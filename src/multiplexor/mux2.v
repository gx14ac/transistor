==> flow/design.v <==
module prescaler(input clk_in, output clk_out);
wire clk_in;
wire clk_out;
parameter N = 22;
reg [N-1:0] count = 0;
assign clk_out = count[N-1];
always @(posedge(clk_in)) begin
  count <= count + 1;
end
endmodule
module mux2(input wire clk, output reg [3:0] data);
parameter NP = 22;
parameter VAL0 = 4'b1010;
parameter VAL1 = 4'b0101;
wire [3:0] val0;
wire [3:0] val1;
wire sel;
assign val0 = VAL0;
assign val1 = VAL1;
always @(sel or val0 or val1)
  if (sel == 0)
    data <= val0;
  else
    data <= val1;
prescaler #(.N(NP))
  PRES (
    .clk_in(clk),
    .clk_out(sel)
  );
endmodule
* Step by step through the tools: mux2
Tool output for the design above, in the order of the flow.
Line numbers count from 1 in the design file above.
Operators carry their Yosys type and port widths (W data, S select, Z words).
A cell with n/a has no value.
- Top module :: mux2
- Clock input :: clk
- Library :: sky130hd
- Library corner :: tt_025C_1v80

* Word-level counts
Counts by Yosys on the flattened word-level netlist (proc, flatten, opt, wreduce; memories kept). Register bits leave out memories and registers merged into their read ports (data or address); mux counts leave out enables and synchronous resets folded into registers. Print and check cells are left out. Cells with the same type and inputs are merged into one.
- Output and inout port bits :: 4
- Cells after elaboration :: 3
- Bits in registers :: 22
- Bits of input ports :: 1
- Add/subtract/negate cells :: 1
- Muxes and demuxes :: 1
** Operators by type and width (number)
- $add A22 B1 Y22 const B :: 1
- $mux W4 :: 1

* Logic depth
Depth = most cells in a row (Yosys ltp): at word level without a register or memory, in the mapped netlist without a sequential cell, where the memories' decode and read muxes count.
- Depth in word-level cells :: 1
- ABC_AREA :: 0
- Depth in mapped cells :: 5
- Mapped depth without buffers :: 5

* Synthesis result
Yosys stat after the flow's synthesis: flattened, memories mapped to cells. It holds for the ABC_AREA given above (unset counts as 0); a run with the other value may have another netlist.
** Cells by type
- sky130_fd_sc_hd__dfxtp_1 :: number 22, area in all 440.422 um2
- sky130_fd_sc_hd__xnor2_1 :: number 14, area in all 122.618 um2
- sky130_fd_sc_hd__xor2_1 :: number 6, area in all 52.55 um2
- sky130_fd_sc_hd__nor4_4 :: number 2, area in all 42.541 um2
- sky130_fd_sc_hd__nand2_1 :: number 8, area in all 30.029 um2
- sky130_fd_sc_hd__nand3_1 :: number 5, area in all 25.024 um2
- sky130_fd_sc_hd__nand4_1 :: number 4, area in all 25.024 um2
- sky130_fd_sc_hd__buf_4 :: number 3, area in all 22.522 um2
- sky130_fd_sc_hd__nor2_4 :: number 2, area in all 22.522 um2
- sky130_fd_sc_hd__nand4_4 :: number 1, area in all 21.27 um2
- sky130_fd_sc_hd__inv_1 :: number 4, area in all 15.014 um2
- sky130_fd_sc_hd__ha_1 :: number 1, area in all 12.512 um2
- sky130_fd_sc_hd__nand4_2 :: number 1, area in all 12.512 um2
- sky130_fd_sc_hd__nor2_1 :: number 3, area in all 11.261 um2
- sky130_fd_sc_hd__nand3_2 :: number 1, area in all 10.01 um2
- sky130_fd_sc_hd__nor3_1 :: number 2, area in all 10.01 um2
- sky130_fd_sc_hd__and4_1 :: number 1, area in all 8.758 um2
- sky130_fd_sc_hd__and3_1 :: number 1, area in all 6.256 um2
- Area of sequential cells :: 0.0004404 mm2
- Flip-flop cells :: 22
- Chip area (Yosys) :: 0.0008909 mm2
- Mapped cells :: 81
- Buffer cells :: 3
By module: a second synthesis without flattening, with its own total; a netlist apart from the flattened one above.
- Cells (unflattened synthesis) :: 81
- Area (unflattened synthesis) :: 0.0008783 mm2
Each row is one instance without its submodules.
** By module
- prescaler (N=22) :: seq. area 0.0004404 mm2, area 0.0008521 mm2, times used 1, cells 77
- mux2 :: seq. area 0 mm2, area 0.0000263 mm2, times used 1, cells 4

* Worst setup path after synthesis
OpenSTA on the mapped netlist: ideal clock, no wires. The path of least setup slack (recovery checks aside). Input and output delay are each 20% of the period. Register names are those of the netlist, which keeps one name where synthesis merged equal registers.
- Path kind :: register to register
- Start :: reg PRES.count[7]
- End :: reg PRES.count[21]
- Arrival time :: 1.127 ns
- Required time :: 1.341 ns
- Path delay :: 1.246 ns
- Stages :: 5
- Buffers on the path :: 0
- Period :: 1.46 ns
- Path slack :: 0.214 ns
- Time at the first pin :: 0.000 ns
- Library setup time :: 0.119 ns
- Synthesis period reached :: 1.246 ns
"path delay" is the arrival time less input delay plus setup time.
"stages": output pins that drive a net of the path, with the launching flip-flop's if there is one; two outputs of one cell count as two.
"synthesis period reached" = period - worst setup slack (recovery checks aside). The figure is calculated, with input and output delays left at 20% of the set period.
Between the ends stands the longest chain of elaborated cells between them, by number of cells; it is not shown to be the way that was timed. Of several equally long chains one is given.
Each line given opens the expression or statement behind the cell; cells for indexed reads and writes are added by Yosys, which also makes memories of some case tables.
- Cell sequence :: sky130_fd_sc_hd__dfxtp_1 -> sky130_fd_sc_hd__nand4_4 -> sky130_fd_sc_hd__nor4_4 -> sky130_fd_sc_hd__nand4_1 -> sky130_fd_sc_hd__xnor2_1
- Cells in the longest elaborated chain :: 1
- Elaborated cells on any way between the ends :: 1
- Source lines of those cells :: 1
- Classes of those cells :: add/sub (1)
** RTL lines, path after synthesis
- start: declaration :: line 5 : reg [N-1:0] count = 0;
- start: assignment :: line 8 : count <= count + 1;
- $add A22 B1 Y22 :: line 8
- end: assignment :: line 8
- end: declaration :: line 5

* Timing after layout
Path of least setup slack in the final report of job 1 (OpenROAD, finished layout, wires in). Where an end is a register, its clock arrival counts in the times.
- Path kind :: register to output
- Start :: reg PRES.count[21]
- End :: out data[3]
- Required time :: 1.86 ns
- Stages :: 3
- Path slack :: 0.61 ns
- Output delay :: 0.47 ns
- Period :: 2.33 ns
- Arrival time :: 1.25 ns
- Buffers on the path :: 1
- Time at the first pin :: 0.30 ns
Between the ends stands the longest chain of elaborated cells between them, by number of cells; it is not shown to be the way that was timed. Of several equally long chains one is given.
- Cell sequence :: sky130_fd_sc_hd__dfxtp_1 -> sky130_fd_sc_hd__inv_1 -> sky130_fd_sc_hd__clkdlybuf4s50_1
- Cells in the longest elaborated chain :: 1
- Elaborated cells on any way between the ends :: 1
- Source lines of those cells :: 1
- Classes of those cells :: mux (1)
** RTL lines, path after layout
- start: declaration :: line 5 : reg [N-1:0] count = 0;
- start: assignment :: line 8 : count <= count + 1;
- $mux W4 :: line 21 : if (sel == 0)
- end: declaration :: line 11 : module mux2(input wire clk, output reg [3:0] data);

Lab notebook: mux2

Measured results for mux2: 2 stored runs of the Yosys and OpenROAD flow on sky130hd. The settings differ; the order carries no meaning. The constraints put input and output delay at 20% of the set period each and load the outputs with 0.01 pF.
By "allowed time less slack (worst setup path)" is meant the share of the clock period that the worst setup path is allowed (20% is reserved at inputs, 20% at outputs), minus its slack. Clock arrival times at its registers enter into it.
By "total power of the final layout" is meant OpenSTA's value without simulated activity: inputs other than the clock are taken to toggle once in ten clock periods, and the tool carries that through the logic.

* Job 1
** Files
==> flow/run.sh <==
#!/bin/bash
# the make line also repeats the synthesis and layout settings of config.mk as NAME=value (left out here)
make -C /OpenROAD-flow-scripts/flow DESIGN_CONFIG=/design/flow/config.mk WORK_HOME=/design/flow/orfs CLKGATE_MAP_FILE= finish
==> flow/config.mk <==
export PLATFORM = sky130hd
export DESIGN_NAME = mux2
export DESIGN_NICKNAME = mux2
export VERILOG_FILES = /design/flow/design.v
export SDC_FILE = /design/flow/constraint.sdc
export NUM_CORES = 4
export LEC_CHECK = 0
export CAP_MARGIN = 20
export CELL_PAD_IN_SITES_DETAIL_PLACEMENT = 0
export CORE_MARGIN = 2
export CORE_UTILIZATION = 67
export CTS_CLUSTER_DIAMETER = 196
export GPL_TIMING_DRIVEN = 1
export MAX_ROUTING_LAYER = met5
export PLACE_DENSITY = 0.57
export SLEW_MARGIN = 20
export TNS_END_PERCENT = 5
==> flow/constraint.sdc <==
create_clock -name core_clock -period 2.33 [get_ports {clk}]
set_input_delay 0.4660 -clock core_clock [delete_from_list [all_inputs] [get_ports {clk}]]
set_output_delay 0.4660 -clock core_clock [all_outputs]
set_load 0.01 [all_outputs]
** Results
- Die area :: 0.0016374 mm2
- Chip area in the Yosys report :: 0.0008909 mm2
- Standard-cell area of the final layout :: 0.0009797 mm2
- Setup slack of the critical path :: 0.609 ns
- Final utilization :: 77.2 %
- Allowed time less slack (worst setup path) :: 1.25 ns
- Worst setup path kind :: register to output
- Post-route worst hold slack :: 0.416 ns
- Total power of the final layout :: 0.6667 mW

* Job 2
** Files
==> flow/run.sh <==
#!/bin/bash
# the make line also repeats the synthesis and layout settings of config.mk as NAME=value (left out here)
make -C /OpenROAD-flow-scripts/flow DESIGN_CONFIG=/design/flow/config.mk WORK_HOME=/design/flow/orfs CLKGATE_MAP_FILE= finish
==> flow/config.mk <==
export PLATFORM = sky130hd
export DESIGN_NAME = mux2
export DESIGN_NICKNAME = mux2
export VERILOG_FILES = /design/flow/design.v
export SDC_FILE = /design/flow/constraint.sdc
export NUM_CORES = 4
export LEC_CHECK = 0
export CAP_MARGIN = 20
export CORE_MARGIN = 2
export CORE_UTILIZATION = 40
export SLEW_MARGIN = 20
==> flow/constraint.sdc <==
create_clock -name core_clock -period 1.14 [get_ports {clk}]
set_input_delay 0.2280 -clock core_clock [delete_from_list [all_inputs] [get_ports {clk}]]
set_output_delay 0.2280 -clock core_clock [all_outputs]
set_load 0.01 [all_outputs]
** Results
- Die area :: 0.0026204 mm2
- Chip area in the Yosys report :: 0.0008909 mm2
- Standard-cell area of the final layout :: 0.0013613 mm2
- Setup slack of the critical path :: -0.110 ns
- Final utilization :: 63.4 %
- Allowed time less slack (worst setup path) :: 1.25 ns
- Worst setup path kind :: register to register
- Post-route worst hold slack :: 0.471 ns
- Total power of the final layout :: 1.101 mW
